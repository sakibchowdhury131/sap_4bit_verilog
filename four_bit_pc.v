==> flow/design.v <==
module four_bit_pc(A_in, B_in, A, B, C, clk, Addr, SF, ZF,HLT, IP, OUTPORT, BYTE, SP);
  input [3:0]A_in;
  input [3:0]B_in;
  input [3:0]BYTE;
  input clk;
  reg carry = 0;
  reg [3:0]MEM[15:0];
  reg[3:0]STACK[15:0];
  reg load = 1;
  output reg [3:0]IP = 0;
  output reg [3:0]SP = 0;
  output reg[3:0]A, B, C, OUTPORT;
  output reg[3:0]Addr  = 0;
  output reg SF = 0;
  output reg ZF = 0;
  output reg HLT = 0;
  always @(posedge clk)
    begin
      MEM[0] 	= 4'b0100;
      MEM[1] 	= 4'b0110;
      MEM[2] 	= 4'b0100;
      MEM[3]	= 4'b0000;
      MEM[4] 	= 4'b0000;
      MEM[5] 	= 4'b0000;
      MEM[6] 	= 4'b1000;
      MEM[7] 	= 4'b0000;
      MEM[8] 	= 4'b0000;
      MEM[9] 	= 4'b0010;
      MEM[10] 	= 4'b1100;
      MEM[11] 	= 4'b0000;
      MEM[12] 	= 4'b0000;
      MEM[13] 	= 4'b1100;
      MEM[14] 	= 4'b0011;
      MEM[15] 	= 4'b1110;
		STACK[0] 	= 4'b0101;
		STACK[1] 	= 4'b0100;
		STACK[2] 	= 4'b0001;
		STACK[3] 	= 4'b0001;
		STACK[4] 	= 4'b0111;
		STACK[5] 	= 4'b0111;
		STACK[6] 	= 4'b0101;
		STACK[7] 	= 4'b0101;
		STACK[8] 	= 4'b0101;
		STACK[9] 	= 4'b0000;
		STACK[10] 	= 4'b0101;
		STACK[11] 	= 4'b0101;
		STACK[12] 	= 4'b0000;
		STACK[13] 	= 4'b0101;
		STACK[14] 	= 4'b0100;
		STACK[15] 	= 4'b0101;
		if (load == 1)
	     begin
		    A = A_in;
		    B = B_in;
		    load = 0;
		  end
      if (IP == 0)			
        begin
          {carry, C} = A + B; 
          A = C;
          C = 0;
          ZF = (A == 0)? 1:0;
          SF = (A < 0)? 1:0;
          IP = 1;
        end
      else if (IP == 1)		
        begin
          {carry, C} = A - B; 
          A = C;
          C = 0;
          ZF = (A == 0)? 1:0;
          SF = (A < 0)? 1:0;
          IP = 2;
        end
      else if (IP == 2)		
        begin
          C = A;
          A = B;
          B = C;
          C = 0;
          ZF = (A == 0)?1:0;
          SF = (A < 0)?1:0;
          IP = 3;
        end
      else if (IP == 3)		
         begin
           B = MEM[Addr];
           IP = 4;
         end
      else if (IP == 4)		
        begin
          OUTPORT = B;
          IP = 5;
        end
      else if (IP == 5)		      
        begin
          if (ZF != 0)
            begin
              Addr = 8;
              IP = Addr;
            end
          else
            IP = 6;
        end
      else if (IP == 6)		 			
        begin
          C = (A>>1)+carry*8;			
			 A = C;
          IP = 7;
        end
      else if (IP == 7)		
        begin
          B = BYTE;
          IP = 8;
        end
      else if (IP == 8)		
        begin
          Addr = 9;
          IP = Addr;
        end
      else if (IP == 9)		
        begin
          STACK[SP] = A;
          SP = SP + 1;
          ZF = (A == 0)?1:0;
          SF = (A<0) ? 1:0;
          IP = 10;
        end
      else if (IP == 10)		
        begin
          SP = SP - 1;
          A = STACK[SP];
          ZF = (STACK[SP] == 0)? 1:0;
          SF = (STACK[SP] < 0)? 1:0;
          IP = 11;
        end
      else if(IP == 11)		
        begin
          Addr = 13;
          STACK[SP] = IP;
          IP = Addr;
          SP = SP + 1;
        end
      else if(IP == 12)		
        begin
          SP = SP - 1;
          IP = STACK[SP];
        end
      else if (IP == 13)		
        begin
          C = A^MEM[Addr];
          A = C;
          C = 0;
          ZF = (A == 0)?1:0;
          SF = (A<0)?1:0;
          IP = 14;
        end
      else if (IP == 14)		
        begin
          C = B & BYTE;
          ZF = (C == 0)?1:0;
          SF = (C < 0)?1:0;
          C = 0;
          IP = 15;
        end
      else if (IP == 15)		
        begin
          HLT = 1;
        end
    end
endmodule
# [From RTL to reports: four_bit_pc]
# What the tools print for four_bit_pc, step after step.
# Line numbers count from 1 in the design file above.
# Library cell names are shortened.
# The mark -- stands for no value.
[design] top_module="four_bit_pc" clock="clk" library="sky130hd" corner="tt_025C_1v80"

# [Word-level counts]
# Yosys after proc, flatten, opt, wreduce and memory -nomap, before mapping. Print and check cells are not counted.
# Memory sizes are those after Yosys's memory passes, which may raise the word count (mostly to a power of two), join words into wider ones and drop unused or constant bits.
[bits] memories=6 out_inout_bits=31 word_cells=249 regBits=33 inputBits=13 mem_bits_ro=320
[mem_list] name="(no name shown)" size=16 word_bits=4 read_ports=1 wr=0 line_no=87 rtl="B = MEM[Addr];"
[mem_list] name="(no name shown)" size=16 word_bits=4 read_ports=1 wr=0 line_no=151 rtl="C = A^MEM[Addr];"
[mem_list] name="(no name shown)" size=16 word_bits=3 read_ports=1 wr=0 line_no=132 rtl="A = STACK[SP];"
[mem_list] name="(no name shown)" size=16 word_bits=3 read_ports=1 wr=0 line_no=133 rtl="ZF = (STACK[SP] == 0)? 1:0;"
[mem_list] name="(no name shown)" size=16 word_bits=3 read_ports=1 wr=0 line_no=134 rtl="SF = (STACK[SP] < 0)? 1:0;"
[mem_list] name="(no name shown)" size=16 word_bits=3 read_ports=1 wr=0 line_no=147 rtl="IP = STACK[SP];"
[classes] equal=34 n_cmp=7 add_sub_neg=5 n_logic=17 n_reduce_logical=24 n_mux=142
[ops] cell="4-bit two-way mux" count=92
[ops] cell="1-bit two-way mux" count=46
[ops] cell="4-bit equality test (second input constant)" count=8
[ops] cell="4-bit logical NOT" count=8
[ops] cell="4-bit by 1-bit < comparator with 1-bit output (second input constant)" count=7
[ops] cell="4-bit inequality test (second input constant)" count=6
[ops] cell="10-bit AND reduction" count=2
[ops] cell="2-bit inequality test (second input constant)" count=9
[ops] cell="16-bit AND reduction" count=1
[ops] cell="4-bit by 3-bit equality test with 1-bit output (second input constant)" count=4
[ops] cell="1-bit inverter" count=15
[ops] cell="14-bit nonzero test" count=1
[ops] cell="12-bit nonzero test" count=1
[ops] cell="6-bit inequality test (second input constant)" count=2
[ops] cell="11-bit AND reduction" count=1
[ops] cell="10-bit nonzero test" count=1
[ops] cell="9-bit AND reduction" count=1
[ops] cell="4-bit by 2-bit equality test with 1-bit output (second input constant)" count=2
[ops] cell="7-bit nonzero test" count=1
[ops] cell="3-bit inequality test (second input constant)" count=2
[ops] cell="3-bit nonzero test" count=2
[ops] cell="3-bit two-way mux" count=2
[ops] cell="4-bit by 4-bit adder with 5-bit output" count=1
[ops] cell="4-bit by 4-bit subtractor with 5-bit output" count=1
[ops] cell="5-bit AND reduction" count=1
[ops] cell="5-bit OR reduction" count=1
[ops] cell="3-bit by 4-bit adder with 4-bit output" count=1
[ops] cell="4-bit by 1-bit adder with 4-bit output (second input constant)" count=1
# Not listed: further kinds 8, cells in them 9.

# [Depth]
# Depth = most cells in a row (Yosys ltp): at word level without a register or memory, in the mapped netlist without a sequential cell, where the memories' decode and read muxes count.
[depth] word_depth=32 ABC_AREA=0 mapped_depth=11 mapped_depth_nobuf=10

# [Mapped cells and area]
# Source: synth_stat.txt of the flow (Yosys; design flattened, memories mapped). It holds for the ABC_AREA given above (unset counts as 0); a run with the other value may have another netlist.
# The area totals of this step are shown rounded.
[synth_totals] synth_area_um2=2410 cells=300 ff_cells=31
[by_type] cell="edfxtp_1" count=14 area_total_um2=420.403
[by_type] cell="dfxtp_1" count=17 area_total_um2=340.326
[by_type] cell="ha_1" count=12 area_total_um2=150.144
[by_type] cell="o21ai_0" count=27 area_total_um2=135.13
[by_type] cell="nor2_1" count=32 area_total_um2=120.115
[by_type] cell="nand2_1" count=28 area_total_um2=105.101
[by_type] cell="mux2i_1" count=9 area_total_um2=90.086
[by_type] cell="a21oi_1" count=13 area_total_um2=65.062
[by_type] cell="xnor2_1" count=7 area_total_um2=61.309
[by_type] cell="nand3_1" count=11 area_total_um2=55.053
[by_type] cell="a22oi_1" count=7 area_total_um2=52.55
[by_type] cell="inv_1" count=14 area_total_um2=52.55
[by_type] cell="a31oi_1" count=8 area_total_um2=50.048
[by_type] cell="o221ai_1" count=5 area_total_um2=43.792
[by_type] cell="xor2_1" count=5 area_total_um2=43.792
[by_type] cell="fa_1" count=2 area_total_um2=40.038
[by_type] cell="buf_2" count=7 area_total_um2=35.034
[by_type] cell="nor3_1" count=7 area_total_um2=35.034
# Not listed: further types 33, cells in them 75.

# [Timing after synthesis]
# OpenSTA on the mapped netlist: ideal clock, no wires. The path of least setup slack (recovery checks aside). Input and output delay are each 20% of the period. Register names are those of the netlist, which keeps one name where synthesis merged equal registers.
[synth_timing] kind="input port to flip-flop" start="input A_in[1]" end="register ZF" t_required_ps=3715 setup_slack_ps=1324 arrival_ps=2391 stages=9 setup_time_ps=265 tclk_ps=3980 path_buffers=0 delay_ps=1860 period_less_setup_slack_ps=2656
# "delay_ps" is the arrival time less input delay plus setup time.
# "stages" counts driving pins, that of a launching flip-flop among them; a cell with two outputs on the path counts twice.
# "period_less_setup_slack_ps" is the clock period less the worst setup slack; recovery checks do not enter. This is arithmetic on one report: input and output delays are still those of the set period (20% each).
# Between the ends stands the longest chain of elaborated cells between them, by number of cells; it is not shown to be the way that was timed. Of several equally long chains one is given.
# Each line given opens the expression or statement behind the cell; cells for indexed reads and writes are added by Yosys, which also makes memories of some case tables.
# A register here has more assigning lines than the two given.
[synth_between] path_cell_list="mux2i_2 > inv_2 > ha_1 > nor2_1 > a221oi_1 > xor2_1 > nor4_1 > a31oi_1 > nand4_1" elab_chain_len=18 cells_between=26 lines_between=22 cone_classes="add/sub (2); mux (19); logic (1); reduce/logical (4)"
[synth_lines] element="start: declaration" line_no=2 rtl="input [3:0]A_in;"
[synth_lines] element="4-bit two-way mux" line_no=51 rtl="if (load == 1)"
[synth_lines] element="4-bit bitwise XOR" line_no=151 rtl="C = A^MEM[Addr];"
[synth_lines] element="4-bit logical NOT" line_no=154 rtl="ZF = (A == 0)?1:0;"
[synth_lines] element="1-bit two-way mux" line_no=154
[synth_lines] element="1-bit two-way mux" line_no=149 rtl="else if (IP == 13)"
[synth_lines] element="1-bit two-way mux" line_no=144 rtl="else if(IP == 12)"
[synth_lines] element="1-bit two-way mux" line_no=137 rtl="else if(IP == 11)"
[synth_lines] element="[4 not listed]"
[synth_lines] element="1-bit two-way mux" line_no=105 rtl="else if (IP == 6)"
[synth_lines] element="1-bit two-way mux" line_no=95 rtl="else if (IP == 5)"
[synth_lines] element="1-bit two-way mux" line_no=90 rtl="else if (IP == 4)"
[synth_lines] element="1-bit two-way mux" line_no=85 rtl="else if (IP == 3)"
[synth_lines] element="1-bit two-way mux" line_no=75 rtl="else if (IP == 2)"
[synth_lines] element="1-bit two-way mux" line_no=66 rtl="else if (IP == 1)"
[synth_lines] element="1-bit two-way mux" line_no=57 rtl="if (IP == 0)"
[synth_lines] element="end: assignment" line_no=62 rtl="ZF = (A == 0)? 1:0;"
[synth_lines] element="end: assignment" line_no=71 rtl="ZF = (A == 0)? 1:0;"
[synth_lines] element="end: declaration" line_no=15 rtl="output reg ZF = 0;"

# [Path in the finished layout]
# From the final timing report of job 1: the path of least setup slack in the routed layout; clock arrival at registers is part of the times.
# The path's times are printed in steps of 10 ps; the period is the one set.
[layout_timing] kind="input port to flip-flop" start="input A_in[1]" end="register ZF" path_buffers=1 t_required_ps=5290 setup_time_ps=250 setup_slack_ps=1910 arrival_ps=3380 stages=10 tclk_ps=5260
# Between the ends stands the longest chain of elaborated cells between them, by number of cells; it is not shown to be the way that was timed. Of several equally long chains one is given.
# A register here has more assigning lines than the two given.
[layout_between] path_cell_list="clkdlybuf4s50_1 > mux2i_2 > inv_2 > ha_1 > nor2_1 > a221oi_1 > xor2_1 > nor4_1 > a31oi_1 > nand4_1" elab_chain_len=18 cells_between=26 lines_between=22 cone_classes="add/sub (2); mux (19); logic (1); reduce/logical (4)"
[layout_lines] element="start: declaration" line_no=2 rtl="input [3:0]A_in;"
[layout_lines] element="4-bit two-way mux" line_no=51 rtl="if (load == 1)"
[layout_lines] element="4-bit bitwise XOR" line_no=151 rtl="C = A^MEM[Addr];"
[layout_lines] element="4-bit logical NOT" line_no=154 rtl="ZF = (A == 0)?1:0;"
[layout_lines] element="1-bit two-way mux" line_no=154
[layout_lines] element="1-bit two-way mux" line_no=149 rtl="else if (IP == 13)"
[layout_lines] element="1-bit two-way mux" line_no=144 rtl="else if(IP == 12)"
[layout_lines] element="1-bit two-way mux" line_no=137 rtl="else if(IP == 11)"
[layout_lines] element="[4 not listed]"
[layout_lines] element="1-bit two-way mux" line_no=105 rtl="else if (IP == 6)"
[layout_lines] element="1-bit two-way mux" line_no=95 rtl="else if (IP == 5)"
[layout_lines] element="1-bit two-way mux" line_no=90 rtl="else if (IP == 4)"
[layout_lines] element="1-bit two-way mux" line_no=85 rtl="else if (IP == 3)"
[layout_lines] element="1-bit two-way mux" line_no=75 rtl="else if (IP == 2)"
[layout_lines] element="1-bit two-way mux" line_no=66 rtl="else if (IP == 1)"
[layout_lines] element="1-bit two-way mux" line_no=57 rtl="if (IP == 0)"
[layout_lines] element="end: assignment" line_no=62 rtl="ZF = (A == 0)? 1:0;"
[layout_lines] element="end: assignment" line_no=71 rtl="ZF = (A == 0)? 1:0;"
[layout_lines] element="end: declaration" line_no=15 rtl="output reg ZF = 0;"

# four_bit_pc through Yosys and OpenROAD on sky130hd: 2 stored runs, unordered, with their settings and measured results. The constraints put input and output delay at 20% of the set period each and load the outputs with 0.01 pF.
# "period_reached_ps": clock period set for the run, less the worst setup slack. It is reckoned from that one timing run; input and output delays stay at 20% of the period that was set.
# By "worst_path_allowed_less_slack_ps" is meant the share of the clock period that the worst setup path is allowed (20% is reserved at inputs, 20% at outputs), minus its slack. Clock arrival times at its registers enter into it.
# "totalPower_mw": no workload was simulated; the value follows from the tool's default switching activity.
# "worst_path_allowed_less_slack_ps" is known to 10 ps.
# Values from the reports are rounded here.
run="job 1" settings period_ns=5.26 CORE_UTILIZATION=54 CORE_ASPECT_RATIO=0.72 CELL_PAD_IN_SITES_DETAIL_PLACEMENT=0 TNS_END_PERCENT=15 ABC_AREA=0 GPL_ROUTABILITY_DRIVEN=0 CTS_CLUSTER_SIZE=84 CAP_MARGIN=20 MAX_ROUTING_LAYER="met4" CORE_MARGIN=2 SLEW_MARGIN=20
run="job 1" results totalPower_mw=0.564 period_reached_ps=3349 post_route_stdcell_area_um2=2900 hold_worst_slack_ps=483 worstSetupSlack_ps=1910 finish.utilization_pct=68.1 worst_path_allowed_less_slack_ps=2300 worstPathKind="input port to flip-flop" die_um2=5020 synthArea_um2=2410 final_setup_tns_ps=0
run="job 2" settings period_ns=2.84 CORE_UTILIZATION=18 SETUP_SLACK_MARGIN=0.22 PLACE_DENSITY_LB_ADDON=0.06 CORE_ASPECT_RATIO=0.8 CELL_PAD_IN_SITES_DETAIL_PLACEMENT=1 GPL_TIMING_DRIVEN=0 CTS_CLUSTER_DIAMETER=121 MIN_ROUTING_LAYER="met2" CAP_MARGIN=20 CORE_MARGIN=2 SLEW_MARGIN=20
run="job 2" results totalPower_mw=1.38 period_reached_ps=2732 post_route_stdcell_area_um2=3570 hold_worst_slack_ps=489 worstSetupSlack_ps=108 finish.utilization_pct=27.5 worst_path_allowed_less_slack_ps=2730 worstPathKind="flip-flop to flip-flop" die_um2=14300 synthArea_um2=2410 final_setup_tns_ps=0
